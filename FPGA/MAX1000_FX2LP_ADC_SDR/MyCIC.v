==> flow/design.v <==
`timescale 1ns/1ns
module MyCIC
 #(
	parameter NUM_STAGES = 4,
	parameter MAX_RATE = 160,
	parameter DATA_WIDTH = 19
 )
(
	input wire clk,
	input wire reset_n,
	input wire [7:0] rate,
	input wire [3:0] rate_div,
	input wire [4:0] gain,
	input wire [1:0] in_error,
	input wire in_valid,
	output wire in_ready,
	input wire signed [DATA_WIDTH-1:0] in_data,
	output reg signed [DATA_WIDTH-1:0] out_data,
	output wire [1:0] out_error,
	output reg out_valid,
	input wire out_ready
);
	function integer clog2;
		input integer value;
		begin
			value = value - 1;
			for (clog2 = 0; value > 0; clog2 = clog2 + 1)
				value = value >> 1;
		end
	endfunction
	localparam RATE_WIDTH = clog2(MAX_RATE);
	localparam SCALE_WIDTH = clog2(MAX_RATE**NUM_STAGES);
	localparam WIDTH = SCALE_WIDTH + DATA_WIDTH;
	integer i;
	reg signed [WIDTH-1:0] integ [0:NUM_STAGES];
	reg signed [WIDTH-1:0] diff [0:NUM_STAGES];
	reg signed [WIDTH-1:0] diff_d [0:NUM_STAGES];
	reg [RATE_WIDTH-1:0] count;
	reg next_out_valid;
	assign in_ready = 1'b1;
	assign out_error = 2'b00;
	always @(posedge clk)
	begin
		if (~reset_n)
		begin
			for (i = 1; i <= NUM_STAGES; i = i + 1) begin
				integ[i] <= 0;
			end
			diff[1] <= 0;
		end else if (in_valid)
		begin
			integ[1] <= in_data + integ[1];
			for (i = 2; i <= NUM_STAGES; i = i + 1) begin
				integ[i] <= integ[i-1] + integ[i];
			end
			diff[1] <= integ[NUM_STAGES-1] + integ[NUM_STAGES];
		end
	end
	always @(posedge clk)
	begin
		if (~reset_n)
		begin
			count <= 0;
			next_out_valid <= 1'b1;
		end else if (in_valid)
		begin			
			if (count == rate - 1)
			begin
				count <= 0;
				next_out_valid <= 1'b1;
			end else
			begin
				count <= count + 1;
				next_out_valid <= 1'b0;
			end
		end else
		begin
			next_out_valid <= 1'b0;
		end
	end
	always @(posedge clk)
	begin
		if (~reset_n)
		begin
			for (i = 1; i <= NUM_STAGES; i = i + 1) begin
				diff_d[i] <= 0;
			end
			for (i = 2; i <= NUM_STAGES; i = i + 1) begin
				diff[i] <= 0;
			end
			out_data <= 0;
		end else
		begin
			out_valid <= next_out_valid;
			if (next_out_valid)
			begin
				for (i = 1; i <= NUM_STAGES; i = i + 1) begin
					diff_d[i] <= diff[i];
				end
				for (i = 2; i <= NUM_STAGES; i = i + 1) begin
					diff[i] <= diff[i-1] - diff_d[i-1];
				end
				out_data <= (diff[NUM_STAGES] - diff_d[NUM_STAGES]) >>> (SCALE_WIDTH - rate_div * NUM_STAGES + 8 - gain);
			end
		end
	end
endmodule
# Step by step through the tools: MyCIC
# What the tools print for MyCIC, step after step.
# Lines are those of the file above, counted from 1.
# Operators: Yosys type, input widths -> output width; for muxes data width and select width s.
# Cell names lack the library's common part.
# A cell with - has no value.
# setup
top_module	MyCIC
clk_port	clk
library	sky130hd
corner	tt_025C_1v80

# Elaborated design
# Counts by Yosys on the flattened word-level netlist (proc, flatten, opt, wreduce). Print and check cells are left out. Cells with the same type and inputs are merged into one.
# bits
clocked_rd_ports_x_width	0
word_cells	33
romBits	0
ff_bits	568
out_inout_bits	23
memories	0
input_bits	42
latchBits	0
ramBits	0
# classes
bitwise	0
equal	1
div	0
n_reduce_logical	0
mux	3
n_addsub	13
n_cmp	0
n_mul	0
shifts	1
# op_table
op	count
$sub 49x49->49	4
$add 49x49->49	3
$add 19x49->49	1
$sshr 49x32->19	1
$sub 32x5->32	1
$eq 8x32->1	1
$sub 8x1->9 const B	1
$add 7x5->8 const B	1
$add 8x1->8 const B	1
$mux 8	1
$sub 5x6->7 const A	1
$mux 1	2

# Depth
# Yosys ltp: most cells in a row. Word level: on the elaborated netlist, between registers, memories and ports. Mapped: between sequential cells and ports; inverters and the memories' decode and read muxes count.
# depth
ltp_word	4
ABC_AREA	0
depth_mapped	22
depth_no_buf	20

# After synthesis
# Source: synth_stat.txt of the flow (Yosys; design flattened, memories mapped). It holds for the ABC_AREA given above (unset counts as 0); a run with the other value may have another netlist.
# The area totals of this step are shown rounded.
# mapped
seq_area_mm2	0.011
flip_flops	568
buffers	259
cells	5700
mapped_area_mm2	0.045
# by_type
type	count	area_total_um2
dfxtp_1	567	1.14E+04
ha_1	400	5004.8
mux2i_1	420	4.2E+03
nor2_1	726	2.73E+03
a21oi_1	464	2.32E+03
xnor2_1	204	1.79E+03
a21o_1	218	1636.57
nand2_1	331	1.24E+03
o21ai_0	247	1.24E+03
inv_1	311	1167.37
xor2_1	105	919.632
nand3_1	158	790.758
clkbuf_1	189	709.43
a211oi_1	77	578.054
nor3_1	99	495.475
o21a_1	65	487.968
o21bai_1	56	420.403
nor2b_1	67	419.152
# Other cell types: 100; their cells: 996.

# Worst setup path after synthesis
# Source: OpenSTA report_checks on the synthesized netlist (no wires, ideal clock, input and output delay 20% of the period each), path of least setup slack; recovery checks are left aside. Register names are those of the netlist, which keeps one name where synthesis merged equal registers.
# synth_path
path_kind	input to register
startpoint	in rate_div[1]
endpoint	reg out_data[10]
driving_pins	21
clock_period_ps	6450
t_required_ps	6322
slack_ps	884
arrival_time_ps	5437
n_path_buf	2
launch_ps	1290
path_delay_ps	4275
in_delay_ps	1290
setup_time_ps	128
period_less_setup_slack_ps	5566
# "path_delay_ps" is the arrival time less input delay plus setup time.
# "driving_pins" counts driving pins, that of a launching flip-flop among them; a cell with two outputs on the path counts twice.
# "period_less_setup_slack_ps" = period - worst setup slack (recovery checks aside). The figure is calculated, with input and output delays left at 20% of the set period.
# Between the ends stands the longest chain of elaborated cells between them, by number of cells; it is not shown to be the way that was timed. Of several equally long chains one is given.
# Each line given opens the expression or statement behind the cell; cells for indexed reads and writes are added by Yosys, which also makes memories of some case tables.
# synth_between
cell_sequence	inv_1 ha_1 ha_1 o21a_1 o31a_1 or3_1 ha_1 nor4_1 nand4_1 or3_1 or2_1 buf_2 and3_1 and3_1 nor2_2 buf_4 o211ai_1 nor3_1 a21oi_1 a2111oi_4 nor4_1
elab_chain_cells	4
cone_cells	4
lines_between	1
classes_between	3 x add/sub; 1 x shift
# synth_rtl
element	line_no	text
start, declared	12	input wire [3:0] rate_div,
$sub 5x6->7	103	out_data <= (diff[NUM_STAGES] - diff_d[NUM_STAGES]) >>> (SCALE_WIDTH - rate_div * NUM_STAGES + 8 - gain);
$add 7x5->8	103
$sub 32x5->32	103
$sshr 49x32->19	103
end, assigned	91	out_data <= 0;
end, assigned	103
end, declared	18	output reg signed [DATA_WIDTH-1:0] out_data,

# Path in the finished layout
# Path of least setup slack in the final report of job 1 (OpenROAD, finished layout, wires in). Where an end is a register, its clock arrival counts in the times.
# The report prints the path's times to 10 ps; the period is as set.
# layout_path
path_kind	register to register
startpoint	reg diff[2][0]
endpoint	reg diff[3][32]
setup_time_ps	210
arrival_time_ps	6640
driving_pins	17
launch_ps	680
clock_period_ps	6190
n_path_buf	1
t_required_ps	6680
slack_ps	40
# Between the ends stands the longest chain of elaborated cells between them, by number of cells; it is not shown to be the way that was timed. Of several equally long chains one is given.
# layout_between
cell_sequence	dfxtp_1 inv_1 ha_1 fa_1 nor2b_1 o21a_1 o21ai_1 nor3b_1 o41ai_1 a211oi_1 buf_4 o21ai_0 a21o_1 a21oi_1 xnor2_1 mux2i_1 nor2_1
elab_chain_cells	1
cone_cells	1
lines_between	1
classes_between	1 x add/sub
# layout_rtl
element	line_no	text
start, declared	36	reg signed [WIDTH-1:0] diff [0:NUM_STAGES];
start, assigned	89	diff[i] <= 0;
start, assigned	101	diff[i] <= diff[i-1] - diff_d[i-1];
$sub 49x49->49	101
end, assigned	89
end, assigned	101
end, declared	36

# Settings and measured results of 2 stored flow runs for module MyCIC (sky130hd), not sorted in any way. The constraints put input and output delay at 20% of the set period each and load the outputs with 0.01 pF.
# "period_less_ws_ps" means the clock period less the worst setup slack. The figure is calculated, with input and output delays left at 20% of the set period.
# "design_power_uw": no workload was simulated; the value follows from the tool's default switching activity.
# Results are given in rounded form.
# Among the settings, - means not set for that run.
run	period_ns	CORE_UTILIZATION	SETUP_SLACK_MARGIN	PLACE_DENSITY_LB_ADDON	CORE_MARGIN	CELL_PAD_IN_SITES_DETAIL_PLACEMENT	TNS_END_PERCENT	ABC_AREA	CTS_CLUSTER_DIAMETER	CAP_MARGIN	SLEW_MARGIN	MIN_ROUTING_LAYER	MAX_ROUTING_LAYER	synth_area_mm2	die_mm2	stdcell_area_mm2	utilization_pct	worstSetupSlack_ps	holdWs_ps	design_power_uw	period_less_ws_ps
job 1	6.19	40	1.08	0.22	8	2	55	0	142	35	10	met1	met4	0.045	0.12	0.052	46	44	490	31000	6146
job 2	6.14	40	-	-	2	-	-	-	-	20	20	-	-	0.045	0.12	0.051	45	190	470	25000	5947
